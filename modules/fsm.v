==> flow/design.v <==
module fsm_example #(parameter N = 8) (
    input clk,
    input [N-1:0] input_a,
    input [N-1:0] input_b,
    input init,
    output reg finished,
    output reg [2*N-1:0] result
);
    localparam [1:0]
        s0 = 2'b00,
        s1 = 2'b01,
        s2 = 2'b10,
        s3 = 2'b11;
    reg [1:0] current_state, next_state;
    reg [N-1:0] a_value;
    reg [N-1:0] counter;
    initial begin
        a_value <= 0;
        counter <= 0;
        finished <= 0;
        current_state <= 2'b00;
        result <= 0;
    end
    always @(posedge clk) begin
        case(current_state)
            2'b00: begin
                if(init == 1) begin
                    a_value <= input_a;
                    counter <= input_b;
                    result <= counter;
                    next_state <= 2'b01;
                end
            end
            2'b01: begin
                if(counter > 0) begin
                    counter <= counter - 1;
                    result <= {a_value, counter};
                end
                else begin
                    next_state <= 2'b10;
                end
            end
            2'b10: begin
                finished <= 1;
                next_state <= 2'b00;
            end
        endcase
        current_state <= next_state;
    end
endmodule
# Reports on fsm_example

What the tools print for fsm_example, step after step.
Lines are those of the file above, counted from 1.
A cell with - has no value.

Top: fsm_example
Clock: clk
Cell library: sky130hd
Library corner: tt_025C_1v80

# Word level

Source: Yosys, flattened and elaborated, memories not mapped. Widths are those after wreduce. Registers that Yosys merges into a memory's read port (data or address) are not register bits. Print and check cells do not count. Equal cells are merged and count once.

Bits in registers: 37
Input bits: 18
Output and inout port bits: 17
Word-level cells: 28

$add $sub $neg: 1
Order comparisons: 1
Eq/ne operators: 5
Multiplexer cells: 9
Reductions and logical operators: 6

Operators with widths:

| kind                                         | number |
| parallel mux 16 bit (select 2 bit)           | 1 |
| 2-to-1 mux 16 bit                            | 2 |
| parallel mux 8 bit (select 2 bit)            | 1 |
| 2-to-1 mux 8 bit                             | 2 |
| subtractor 8 x 1 -> 8 bit with constant B    | 1 |
| > comparator 8 x 1 -> 1 bit with constant B  | 1 |
| != test 2 bit with constant B                | 3 |
| AND reduction 3 bit                          | 2 |
| parallel mux 2 bit (select 3 bit)            | 1 |
| 2-to-1 mux 2 bit                             | 2 |
| nonzero test 3 bit                           | 1 |
| equality test 2 x 1 -> 1 bit with constant B | 1 |
| equality test 2 bit with constant B          | 1 |
| zero test 2 bit                              | 1 |
| AND reduction 2 bit                          | 1 |
| nonzero test 2 bit                           | 1 |

# Longest topological paths

Yosys ltp: most cells in a row. Word level: on the elaborated netlist, between registers, memories and ports. Mapped: between sequential cells and ports; inverters and the memories' decode and read muxes count.

Depth after elaboration: 3
ABC_AREA: 0
Mapped depth: 6
Depth with buffers taken out: 5

# Netlist

Source: synth_stat.txt of the flow (Yosys; design flattened, memories mapped). It holds for the ABC_AREA given above (unset counts as 0); a run with the other value may have another netlist.

Cells by type:

| cell                      | number | total area (um^2) |
| sky130_fd_sc_hd__edfxtp_1 | 35     | 1.05E+03 |
| sky130_fd_sc_hd__ha_1     | 6      | 75.072 |
| sky130_fd_sc_hd__and2_1   | 9      | 56.304 |
| sky130_fd_sc_hd__dfxtp_1  | 2      | 40.038 |
| sky130_fd_sc_hd__a31oi_1  | 5      | 31.28 |
| sky130_fd_sc_hd__inv_1    | 7      | 26.275 |
| sky130_fd_sc_hd__nor2_1   | 7      | 26.275 |
| sky130_fd_sc_hd__mux2i_1  | 2      | 20.019 |
| sky130_fd_sc_hd__or3_1    | 3      | 18.768 |
| sky130_fd_sc_hd__o21ai_0  | 3      | 15.014 |
| sky130_fd_sc_hd__or4_1    | 2      | 15.014 |
| sky130_fd_sc_hd__or4b_4   | 1      | 13.763 |
| sky130_fd_sc_hd__nand2b_1 | 2      | 12.512 |
| sky130_fd_sc_hd__clkbuf_1 | 3      | 11.261 |
| sky130_fd_sc_hd__mux2_2   | 1      | 11.261 |
| sky130_fd_sc_hd__a221oi_1 | 1      | 8.758 |
| sky130_fd_sc_hd__a41oi_1  | 1      | 8.758 |
| sky130_fd_sc_hd__xnor2_1  | 1      | 8.758 |

Not listed: further types 6, cells in them 6.

Cell count: 97
Cell area after synthesis: 1482.7 um^2
Sequential area: 1091.0 um^2
Flip-flop cells: 37
Buffers: 3

# Timing after synthesis

OpenSTA on the mapped netlist: ideal clock, no wires. The path of least setup slack (recovery checks aside). Input and output delay are each 20% of the period. Register names are those of the netlist, which keeps one name where synthesis merged equal registers.

Path type: register -> register
From: register current_state[1]
To: register counter[0]
Clock period: 2940 ps
Setup time: 420 ps
Launch time at the first pin: 0 ps
Arrival time: 2309 ps
Required time: 2520 ps
Slack: 212 ps
Path delay: 2729 ps
Driving pins on the path: 6
Buffers on the path: 2
Period reached after synthesis: 2728 ps

"path delay" is the arrival time less input delay plus setup time.
"driving pins on the path" counts driving pins, that of a launching flip-flop among them; a cell with two outputs on the path counts twice.
"period reached after synthesis" is the clock period less the worst setup slack; recovery checks do not enter. This is arithmetic on one report: input and output delays are still those of the set period (20% each).
The rows between start and end are the longest chain of elaborated cells between them; the timing report does not say that the signal goes this way. Where chains are equally long, one stands for them.
A line is the first line of the expression or statement that the cell stems from. Yosys adds cells for indexed reads and writes and turns some case tables into memories.
Only ways into the end's enable, where the timed path ends, are counted here.

Cell sequence: sky130_fd_sc_hd__dfxtp_1 -> sky130_fd_sc_hd__inv_1 -> sky130_fd_sc_hd__ha_1 -> sky130_fd_sc_hd__clkbuf_1 -> sky130_fd_sc_hd__clkbuf_1 -> sky130_fd_sc_hd__a41oi_1
Cells in the longest elaborated chain: 3
Elaborated cells between the ends (all ways): 6
Source lines of those cells: 1
Classes of those cells: 3 x eq/ne; 3 x reduce/logical

RTL lines, path after synthesis:

| item                         | RTL line | source |
| from (decl)                  | 14       | `reg [1:0] current_state, next_state;` |
| from (assign)                | 48       | `current_state <= next_state;` |
| equality test 2 x 1 -> 1 bit | 25       | `case(current_state)` |
| nonzero test 2 bit           | -        |  |
| AND reduction 3 bit          | -        |  |
| to (assign)                  | 29       | `counter <= input_b;` |
| to (assign)                  | 36       | `counter <= counter - 1;` |
| to (decl)                    | 16       | `reg [N-1:0] counter;` |

# Path in the finished layout

Path of least setup slack in the final report of record 1 (OpenROAD, finished layout, wires in). Where an end is a register, its clock arrival counts in the times.
The report prints the path's times to 10 ps; the period is as set.

Path type: register -> register
From: register current_state[1]
To: register result[0]
Clock period: 3270 ps
Setup time: 320 ps
Launch time at the first pin: 280 ps
Arrival time: 1980 ps
Required time: 3230 ps
Slack: 1250 ps
Driving pins on the path: 7
Buffers on the path: 2

The rows between start and end are the longest chain of elaborated cells between them; the timing report does not say that the signal goes this way. Where chains are equally long, one stands for them.
Only ways into the end's enable, where the timed path ends, are counted here.

Cell sequence: sky130_fd_sc_hd__dfxtp_1 -> sky130_fd_sc_hd__inv_1 -> sky130_fd_sc_hd__ha_1 -> sky130_fd_sc_hd__buf_6 -> sky130_fd_sc_hd__mux2i_1 -> sky130_fd_sc_hd__a41oi_2 -> sky130_fd_sc_hd__buf_4
Cells in the longest elaborated chain: 3
Elaborated cells between the ends (all ways): 6
Source lines of those cells: 1
Classes of those cells: 3 x eq/ne; 3 x reduce/logical

RTL lines, path post-layout:

| item                         | RTL line | source |
| from (decl)                  | 14       | `reg [1:0] current_state, next_state;` |
| from (assign)                | 48       | `current_state <= next_state;` |
| equality test 2 x 1 -> 1 bit | 25       | `case(current_state)` |
| nonzero test 2 bit           | -        |  |
| AND reduction 3 bit          | -        |  |
| to (assign)                  | 30       | `result <= counter;` |
| to (assign)                  | 37       | `result <= {a_value, counter};` |
| to (decl)                    | 7        | `output reg [2*N-1:0] result` |

==> results <==
Settings and measured results of 2 stored flow runs for module fsm_example (sky130hd), not sorted in any way. The constraints put input and output delay at 20% of the set period each and load the outputs with 0.01 pF.
By "clock period achieved" is meant the clock period of the run minus its worst setup slack. This is arithmetic on one report: input and output delays are still those of the set period (20% each).
"worst path time" = time allowed to the worst setup path (clock period - input delay - output delay, where it has them) - its slack; a late launch clock adds to it, a late capture clock takes from it.
"total power after layout" is the tool's figure for a default switching activity; nothing was simulated.
"worst path time" is given in steps of 10 ps.

## Record 1

==> flow/run.sh <==
#!/bin/bash
# the make line also repeats the synthesis and layout settings of config.mk as NAME=value (left out here)
make -C /OpenROAD-flow-scripts/flow DESIGN_CONFIG=/design/flow/config.mk WORK_HOME=/design/flow/orfs CLKGATE_MAP_FILE= finish
==> flow/config.mk <==
export PLATFORM = sky130hd
export DESIGN_NAME = fsm_example
export DESIGN_NICKNAME = fsm_example
export VERILOG_FILES = /design/flow/design.v
export SDC_FILE = /design/flow/constraint.sdc
export NUM_CORES = 4
export LEC_CHECK = 0
export CAP_MARGIN = 35
export CELL_PAD_IN_SITES_DETAIL_PLACEMENT = 1
export CELL_PAD_IN_SITES_GLOBAL_PLACEMENT = 3
export CORE_ASPECT_RATIO = 0.97
export CORE_MARGIN = 9
export CORE_UTILIZATION = 28
export CTS_CLUSTER_DIAMETER = 366
export CTS_CLUSTER_SIZE = 84
export GPL_TIMING_DRIVEN = 1
export MIN_ROUTING_LAYER = met1
export PLACE_DENSITY = 0.72
export SLEW_MARGIN = 20
==> flow/constraint.sdc <==
create_clock -name core_clock -period 3.27 [get_ports {clk}]
set_input_delay 0.6540 -clock core_clock [delete_from_list [all_inputs] [get_ports {clk}]]
set_output_delay 0.6540 -clock core_clock [all_outputs]
set_load 0.01 [all_outputs]

| result of record 1 | value |
|---|---|
| smallest setup slack | 1252 ps |
| post-route worst hold slack | 375 ps |
| standard-cell area of the final layout | 2015.7 um^2 |
| total power after layout | 1.975 mW |
| die size | 8239.3 um^2 |
| utilization after layout | 0.403 |
| synthesized cell area | 1482.7 um^2 |
| clock period achieved | 2018 ps |
| worst path time | 2020 ps |
| worst setup path type | register -> register |
| final setup TNS | 0 ps |

## Record 2

==> flow/run.sh <==
#!/bin/bash
# the make line also repeats the synthesis and layout settings of config.mk as NAME=value (left out here)
make -C /OpenROAD-flow-scripts/flow DESIGN_CONFIG=/design/flow/config.mk WORK_HOME=/design/flow/orfs CLKGATE_MAP_FILE= finish
==> flow/config.mk <==
export PLATFORM = sky130hd
export DESIGN_NAME = fsm_example
export DESIGN_NICKNAME = fsm_example
export VERILOG_FILES = /design/flow/design.v
export SDC_FILE = /design/flow/constraint.sdc
export NUM_CORES = 4
export LEC_CHECK = 0
export CAP_MARGIN = 20
export CORE_MARGIN = 2
export CORE_UTILIZATION = 37
export CTS_CLUSTER_SIZE = 66
export HOLD_SLACK_MARGIN = 0.11
export PLACE_DENSITY = 0.93
export SLEW_MARGIN = 35
==> flow/constraint.sdc <==
create_clock -name core_clock -period 3.65 [get_ports {clk}]
set_input_delay 0.7300 -clock core_clock [delete_from_list [all_inputs] [get_ports {clk}]]
set_output_delay 0.7300 -clock core_clock [all_outputs]
set_load 0.01 [all_outputs]

| result of record 2 | value |
|---|---|
| smallest setup slack | 1537 ps |
| post-route worst hold slack | 379 ps |
| standard-cell area of the final layout | 1971.9 um^2 |
| total power after layout | 1.730 mW |
| die size | 4529.3 um^2 |
| utilization after layout | 0.504 |
| synthesized cell area | 1482.7 um^2 |
| clock period achieved | 2113 ps |
| worst path time | 2110 ps |
| worst setup path type | register -> register |
| final setup TNS | 0 ps |
